==> flow/design.v <==
module fetch (
    input clk,
    input reset,
    output [31:0] instr,
    output [31:0] pc_out
);
    wire [31:0] pc_next;
    pc PC (
        .clk(clk),
        .reset(reset),
        .pc_in(pc_next),
        .pc_out(pc_out)
    );
    assign pc_next = pc_out + 4;
    instr_mem IM (
        .addr(pc_out),
        .instr(instr)
    );
endmodule
module instr_mem (
    input [31:0] addr,
    output [31:0] instr
);
    reg [31:0] memory [0:255];
    initial begin
        memory[0] = 32'b0000000_00011_00010_00001_000_0110011;  
        memory[1] = 32'b0000000_00100_00001_00010_000_0110011;  
    end
    assign instr = memory[addr[9:2]];  
endmodule
module pc (
    input clk,
    input reset,
    input [31:0] pc_in,
    output reg [31:0] pc_out
);
    always @(posedge clk or posedge reset) begin
        if (reset)
            pc_out <= 0;
        else
            pc_out <= pc_in;
    end
endmodule
**Tool chain data of fetch**

Tool output for the design above, in the order of the flow.
Lines are those of the file above, counted from 1.
Operators carry their Yosys type and port widths (W data, S select, Z words).
Library cell names are shortened.
Not given: n/a

- Top: fetch
- Clock: clk
- Library: sky130hd
- Timing corner: tt_025C_1v80

**After elaboration**

Yosys after proc, flatten, opt, wreduce and memory -nomap, before mapping. Enables and synchronous resets that opt folds into registers are not counted as muxes. Memory bits, and registers merged into a memory's read port (data or address), are not among the register bits. Print and check cells are not counted. Equal cells are merged and count once.
Memory sizes are those after Yosys's memory passes, which may raise the word count (mostly to a power of two), join words into wider ones and drop unused or constant bits.

- Bits in latches: 0
- Memory bits (read-only): 1792
- Register bits: 32
- Clocked read ports x word width: 0
- Input port bits: 2
- Memories kept: 1
- Bits in writable memories: 0

- Multipliers: 0
- Bitwise operators: 0
- Shifts and indexed selects: 0
- Reductions and logical operators: 0
- Divide/modulo/power cells: 0
- Eq/ne operators: 0
- Multiplexer cells: 0
- Add/subtract/negate cells: 1
- Order comparisons: 0

Memories:

| name | words | bits a word | read ports | wr ports | line | source |
|---|---|---|---|---|---|---|
| IM.memory | 256 | 7 | 1 | 0 | 24 | `reg [31:0] memory [0:255];` |

Operator list:

| kind | count |
|---|---|
| $add A32 B3 Y32 const B | 1 |

**Logic depth**

Longest topological path by Yosys (ltp), each cell counted once; first at word level (registers and memories cut), then after technology mapping (sequential cells cut; the memories' decode and read muxes count).

- Word-level depth: 1
- ABC_AREA: 0
- Gate-level depth with buffers: 5
- Gate-level depth less buffers: 5

**Synthesis result**

Yosys stat after the flow's synthesis: flattened, memories mapped to cells. It holds for the ABC_AREA given above (unset counts as 0); a run with the other value may have another netlist.
The area totals of this step are shown rounded.

Cells by type:

| cell type | count | area in all (um2) |
|---|---|---|
| dfrtp_1 | 30 | 750.72 |
| buf_4 | 34 | 255.245 |
| xnor2_1 | 20 | 175.168 |
| nand3_1 | 18 | 90.086 |
| xor2_1 | 8 | 70.067 |
| nor4_4 | 3 | 63.811 |
| nand4_1 | 10 | 62.56 |
| nor2_1 | 8 | 30.029 |
| and3_1 | 3 | 18.768 |
| inv_1 | 4 | 15.014 |
| nand2_1 | 4 | 15.014 |
| nor3_1 | 3 | 15.014 |
| ha_1 | 1 | 12.512 |
| nand4_2 | 1 | 12.512 |
| or3_4 | 1 | 11.261 |
| conb_1 | 2 | 7.507 |
| and2_1 | 1 | 6.256 |
| nor4_1 | 1 | 6.256 |

- Flip-flop cells: 30
- Buffer cells: 34
- Area of sequential cells: 751 um2
- Cells in the netlist: 152
- Chip area (Yosys): 1620 um2

By module: a second synthesis without flattening, with its own total; a netlist apart from the flattened one above.

- Cells (unflattened synthesis): 156
- Area (unflattened synthesis): 1670 um2

Rows give one instance, submodules left out.

By module:

| module | area (um2) | cells | seq. area (um2) | instances |
|---|---|---|---|---|
| pc | 805 | 33 | 801 | 1 |
| fetch | 624 | 89 | 0.0 | 1 |
| instr_mem | 244 | 34 | 0.0 | 1 |

**Timing after synthesis**

OpenSTA on the mapped netlist: ideal clock, no wires. The path of least setup slack (recovery checks aside). Input and output delay are each 20% of the period. Register names are those of the netlist, which keeps one name where synthesis merged equal registers.

- Path kind: register to register
- From: register PC.pc_out[2]
- To: register PC.pc_out[28]
- Buffers on the path: 0
- Setup time: 0.126 ns
- Time at the first pin: 0.000 ns
- Data arrival time: 1.610 ns
- Delay of the path: 1.736 ns
- Driving pins on the path: 6
- Clock period: 2.65 ns
- Slack: 0.914 ns
- Period reached after synthesis: 1.736 ns

"delay of the path" = arrival - input delay + setup time.
"driving pins on the path": output pins that drive a net of the path, with the launching flip-flop's if there is one; two outputs of one cell count as two.
"period reached after synthesis" is the clock period less the worst setup slack; recovery checks do not enter. This is arithmetic on one report: input and output delays are still those of the set period (20% each).
Between the ends stands the longest chain of elaborated cells between them, by number of cells; it is not shown to be the way that was timed. Of several equally long chains one is given.
Each line given opens the expression or statement behind the cell; cells for indexed reads and writes are added by Yosys, which also makes memories of some case tables.

- Cells stage by stage: dfrtp_1 > ha_1 > nand4_1 > nor4_4 > nand3_1 > xnor2_1
- Length of the longest elaborated chain: 1
- Elaborated cells on any way between the ends: 1
- Source lines of those cells: 1

RTL lines, path post-synthesis:

| element | line | source |
|---|---|---|
| start: declaration | 35 | `output reg [31:0] pc_out` |
| start: assignment | 39 | `pc_out <= 0;` |
| start: assignment | 41 | `pc_out <= pc_in;` |
| $add A32 B3 Y32 | 14 | `assign pc_next = pc_out + 4;` |
| end: assignment | 39 |  |
| end: assignment | 41 |  |
| end: declaration | 35 |  |

**Worst path after layout**

From the final timing report of job 1: the path of least setup slack in the routed layout; clock arrival at registers is part of the times.

- Path kind: register to output
- From: register PC.pc_out[2]
- To: output port pc_out[2]
- Driving pins on the path: 3
- Data arrival time: 1.41 ns
- Buffers on the path: 2
- Clock period: 1.87 ns
- Slack: 0.08 ns
- Time at the first pin: 0.31 ns

- Cells stage by stage: dfrtp_1 > buf_4 > clkdlybuf4s50_1
- Length of the longest elaborated chain: 0
- Elaborated cells on any way between the ends: 0
- Source lines of those cells: 0

RTL lines, path post-layout:

| element | line | source |
|---|---|---|
| start: declaration | 35 | `output reg [31:0] pc_out` |
| start: assignment | 39 | `pc_out <= 0;` |
| start: assignment | 41 | `pc_out <= pc_in;` |
| end: declaration | 5 | `output [31:0] pc_out` |

==> runs of fetch <==
Measured data: module fetch, platform sky130hd, 2 stored runs of the flow under differing settings, order arbitrary. Input and output delays are each 20% of the period that was set; the output load is 0.01 pF.
"reached clock period" means the clock period less the worst setup slack. The figure is calculated, with input and output delays left at 20% of the set period.
"critical setup path time" is the time allowed to the run's worst setup path (the clock period less input and output delay, where it has them) less its slack. Clock arrival times count: a late capture clock shortens it, a late launch clock lengthens it.
"power consumption": no workload was simulated; the value follows from the tool's default switching activity.
The measured numbers are rounded.
A setting shown as n/a is not set for that run.
Results: n/a = not shown.

| name | job 1 | job 2 |
|---|---|---|
| period_ns | 1.87 | 2.8 |
| CORE_UTILIZATION | 50 | 72 |
| PLACE_DENSITY_LB_ADDON | 0.03 | 0.04 |
| CELL_PAD_IN_SITES_GLOBAL_PLACEMENT | 1 | n/a |
| CTS_CLUSTER_SIZE | 96 | 62 |
| CAP_MARGIN | 5 | 5 |
| SLEW_MARGIN | 15 | 20 |
| CORE_MARGIN | 2 | 8 |
| SETUP_SLACK_MARGIN | n/a | 0.55 |
| CELL_PAD_IN_SITES_DETAIL_PLACEMENT | n/a | 1 |
| ABC_AREA | n/a | 1 |
| MIN_ROUTING_LAYER | n/a | met1 |
| power consumption (mW) | 1.09 | n/a |
| post-route setup TNS (ns) | 0.000 | n/a |
| post-layout utilization (%) | 64.5 | n/a |
| mapped cell area after synthesis (um2) | 1620 | n/a |
| worst setup slack after layout (ns) | 0.082 | n/a |
| total die area (um2) | 3710 | n/a |
| standard-cell area of the final layout (um2) | 1980 | n/a |
| critical setup path time (ns) | 1.41 | n/a |
| class of the worst setup path | register to output | n/a |
| reached clock period (ns) | 1.788 | n/a |

Job 2: no final report: placement broke off with DPL-0033
